==> flow/design.v <==
module spi_fifo
#(parameter WIDTH = 5)
(
	input  wire 		clk,
	input  wire 		rst_n,
	input  wire 		wr,
	input  wire 		rd,
	input  wire[7:0] 	wrdata,
	output reg [7:0]	rddata,
	output wire 		empty,
	output wire 		full	
);
reg[7:0] buffer[0:(2 ** WIDTH - 1)];
reg[WIDTH-1:0]		wr_ptr,rd_ptr;
reg[WIDTH  :0]		count;
always@(posedge clk or negedge rst_n)
begin
	if(!rst_n)begin
		wr_ptr <= {WIDTH{1'b0}};
		rd_ptr <= {WIDTH{1'b0}};
		count  <= {WIDTH{1'b0}};
	end
	else begin
		if(wr && !full)begin
			buffer[wr_ptr] <= wrdata;
			wr_ptr <= wr_ptr + 1'b1;
			count  <= count + 1'b1;
		end
		if(rd && !empty)begin
			rddata <= buffer[rd_ptr];
			buffer[rd_ptr] <= 8'h0;
			rd_ptr <= rd_ptr + 1'b1;
			count  <= count - 1'b1;
		end
	end
end
assign empty = (count == {1'b0,{WIDTH{1'b0}}})?1'b1:1'b0;
assign full  = (count == {1'b1,{WIDTH{1'b0}}})?1'b1:1'b0;
endmodule
* Step by step through the tools: spi_fifo
The steps from the RTL of spi_fifo to its reports follow in flow order. Line numbers count from 1 in the design file above. Library cell names are shortened. A cell with n/a has no value.
Set-up: top module spi_fifo, clock clk, cell library sky130hd, timing corner tt_025C_1v80

* Elaborated design
Counts by Yosys on the flattened word-level netlist (proc, flatten, opt, wreduce). Print and check cells are left out. Cells with the same type and inputs are merged into one.
Storage and ports: register bits after elaboration 280, input port bits 12, output and inout port bits 10, cells after elaboration 245
Operators by class: add/sub/neg operators 4, eq/ne operators 63, multiplexer cells 133, reductions and logical operators 9
Operators by type and width (number):
- 8-bit two-way mux | 128
- 8-bit parallel mux with 32-bit select | 1
- 5-bit equality test with constant B | 32
- 5-bit by 4-bit equality test with 1-bit output with constant B | 16
- 5-bit by 3-bit equality test with 1-bit output with constant B | 8
- 5-bit by 2-bit equality test with 1-bit output with constant B | 4
- 6-bit two-way mux | 2
- 5-bit by 1-bit adder with 5-bit output with constant B | 2
- 5-bit by 1-bit equality test with 1-bit output with constant B | 2
- 5-bit logical NOT | 2
- 6-bit by 1-bit adder with 6-bit output with constant B | 1
- 6-bit by 1-bit subtractor with 6-bit output with constant B | 1
- 6-bit equality test with constant B | 1
- 6-bit logical NOT | 1
- 1-bit logical AND | 2
- 1-bit logical NOT | 2
- 2-bit AND reduction | 1
- 2-bit nonzero test | 1
- 1-bit two-way mux | 2

* Logic depth
Yosys ltp: most cells in a row. Word level: on the elaborated netlist, between registers, memories and ports. Mapped: between sequential cells and ports; inverters and the memories' decode and read muxes count.
Depth: depth in word-level cells 7, ABC_AREA 0, depth in mapped cells 12

* After synthesis
The flow's flattened synthesis, as Yosys stat reports it; memories are mapped. The netlist is that of the ABC_AREA named above (0 if unset); the other value can give another one. Totals and module areas in this step are rounded.
Synthesis totals: mapped cells 1327, synthesis area 15690 sq um, flip-flop cells 280, buffer cells 90
Cells by type (number):
- edfxtp_1 | 264
- mux2i_1 | 305
- nor2_1 | 272
- dfrtp_1 | 16
- ha_1 | 16
- clkbuf_1 | 49
- nor4_4 | 8
- a21oi_1 | 31
- nor3_1 | 31
- a22oi_1 | 20
- nand4_2 | 10
- a22o_1 | 14
- nand2_1 | 32
- nor2b_1 | 14
- buf_2 | 17
- a2111o_1 | 7
- a32oi_1 | 9
- xnor2_1 | 9
Other cell types: 52; their cells: 203.

* Path before layout
OpenSTA on the mapped netlist: ideal clock, no wires. The path of least setup slack (recovery checks aside). Input and output delay are each 20% of the period. Register names are those of the netlist, which keeps one name where synthesis merged equal registers.
Timing path after synthesis: kind input port to flip-flop, start input rd, end register count[5], period 6.59 ns, input delay 1.318 ns, setup time 0.080 ns, launch time at the first pin 1.318 ns, arrival time 3.173 ns, required time 6.510 ns, setup slack 3.337 ns, delay of the path 1.935 ns, driving pins on the path 9, buffers on the path 2, period reached after synthesis 3.253 ns
"delay of the path" = arrival - input delay + setup time. "driving pins on the path": output pins that drive a net of the path, with the launching flip-flop's if there is one; two outputs of one cell count as two. "period reached after synthesis" is the clock period less the worst setup slack; recovery checks do not enter. This is arithmetic on one report: input and output delays are still those of the set period (20% each). Between the ends stands the longest chain of elaborated cells between them, by number of cells; it is not shown to be the way that was timed. Of several equally long chains one is given. Each line given opens the expression or statement behind the cell; cells for indexed reads and writes are added by Yosys, which also makes memories of some case tables. At most two assigning lines are given for a register; there are more.
Between the ends, after synthesis: path through o31a_2 > clkbuf_1 > clkbuf_1 > ha_1 > a211oi_1 > o21bai_1 > a21oi_1 > mux2i_1 > xnor2_1, cells in the longest elaborated chain 2
Ends and longest elaborated chain, after synthesis:
- start: declaration | RTL line 7 | input wire rd,
- 1-bit logical AND | RTL line 29 | if(rd && !empty)begin
- 6-bit two-way mux | RTL line 29
- end: assignment | RTL line 27 | count <= count + 1'b1;
- end: assignment | RTL line 33 | count <= count - 1'b1;
- end: declaration | RTL line 15 | reg[WIDTH :0] count;

* Worst path after layout
Path of least setup slack in the final report of job 1 (OpenROAD, finished layout, wires in). Where an end is a register, its clock arrival counts in the times.
Timing path after layout: kind flip-flop to output port, start register count[1], end output full, period 3.66 ns, external output delay 0.73 ns, launch time at the first pin 0.56 ns, arrival time 2.79 ns, required time 2.93 ns, setup slack 0.14 ns, driving pins on the path 5, buffers on the path 1
Between the ends stands the longest chain of elaborated cells between them, by number of cells; it is not shown to be the way that was timed. Of several equally long chains one is given. At most two assigning lines are given for a register; there are more.
Between the ends, after layout: path through dfrtp_1 > or4_4 > or3_1 > inv_2 > clkdlybuf4s50_1, cells in the longest elaborated chain 2
Ends and longest elaborated chain, after layout:
- start: declaration | RTL line 15 | reg[WIDTH :0] count;
- start: assignment | RTL line 27 | count <= count + 1'b1;
- start: assignment | RTL line 33 | count <= count - 1'b1;
- 6-bit equality test | RTL line 38 | assign full  = (count == {1'b1,{WIDTH{1'b0}}})?1'b1:1'b0;
- 1-bit two-way mux | RTL line 38
- end: declaration | RTL line 11 | output wire full

Appendix: measured runs

Design spi_fifo on sky130hd. What follows are 2 stored runs of the flow, each under its own settings; their order means nothing. The constraints put input and output delay at 20% of the set period each and load the outputs with 0.01 pF.
"worst path time" = time allowed to the worst setup path (clock period - input delay - output delay, where it has them) - its slack; a late launch clock adds to it, a late capture clock takes from it.
"overall power" is the tool's figure for a default switching activity; nothing was simulated.
Results are given in rounded form.

* Job 1 | settings: period_ns 3.66; CORE_UTILIZATION 51; SETUP_SLACK_MARGIN -0.17; CORE_ASPECT_RATIO 0.66; CELL_PAD_IN_SITES_DETAIL_PLACEMENT 0; CTS_CLUSTER_DIAMETER 299; SLEW_MARGIN 25; CAP_MARGIN 20; CORE_MARGIN 2 | results: worst path time 2.79 ns; kind of the worst setup path flip-flop to output port; standard-cell area of the final layout 17,520 sq um; area inside the die boundary 32,210 sq um; area of the synthesized netlist 15,690 sq um; worst setup slack after layout 0.139 ns; overall power 12.05 mW; total negative slack on setup checks 0.000 ns
* Job 2 | settings: period_ns 4.28; CORE_UTILIZATION 20; SETUP_SLACK_MARGIN 0.58; PLACE_DENSITY 0.57; CELL_PAD_IN_SITES_GLOBAL_PLACEMENT 2; GPL_TIMING_DRIVEN 1; GPL_ROUTABILITY_DRIVEN 0; CTS_CLUSTER_SIZE 46; CAP_MARGIN 25; SLEW_MARGIN 10; MIN_ROUTING_LAYER met2; MAX_ROUTING_LAYER met4; CORE_MARGIN 2 | results: worst path time 3.65 ns; kind of the worst setup path flip-flop to flip-flop; standard-cell area of the final layout 18,370 sq um; area inside the die boundary 80,700 sq um; area of the synthesized netlist 15,690 sq um; worst setup slack after layout 0.629 ns; overall power 11.00 mW; total negative slack on setup checks 0.000 ns
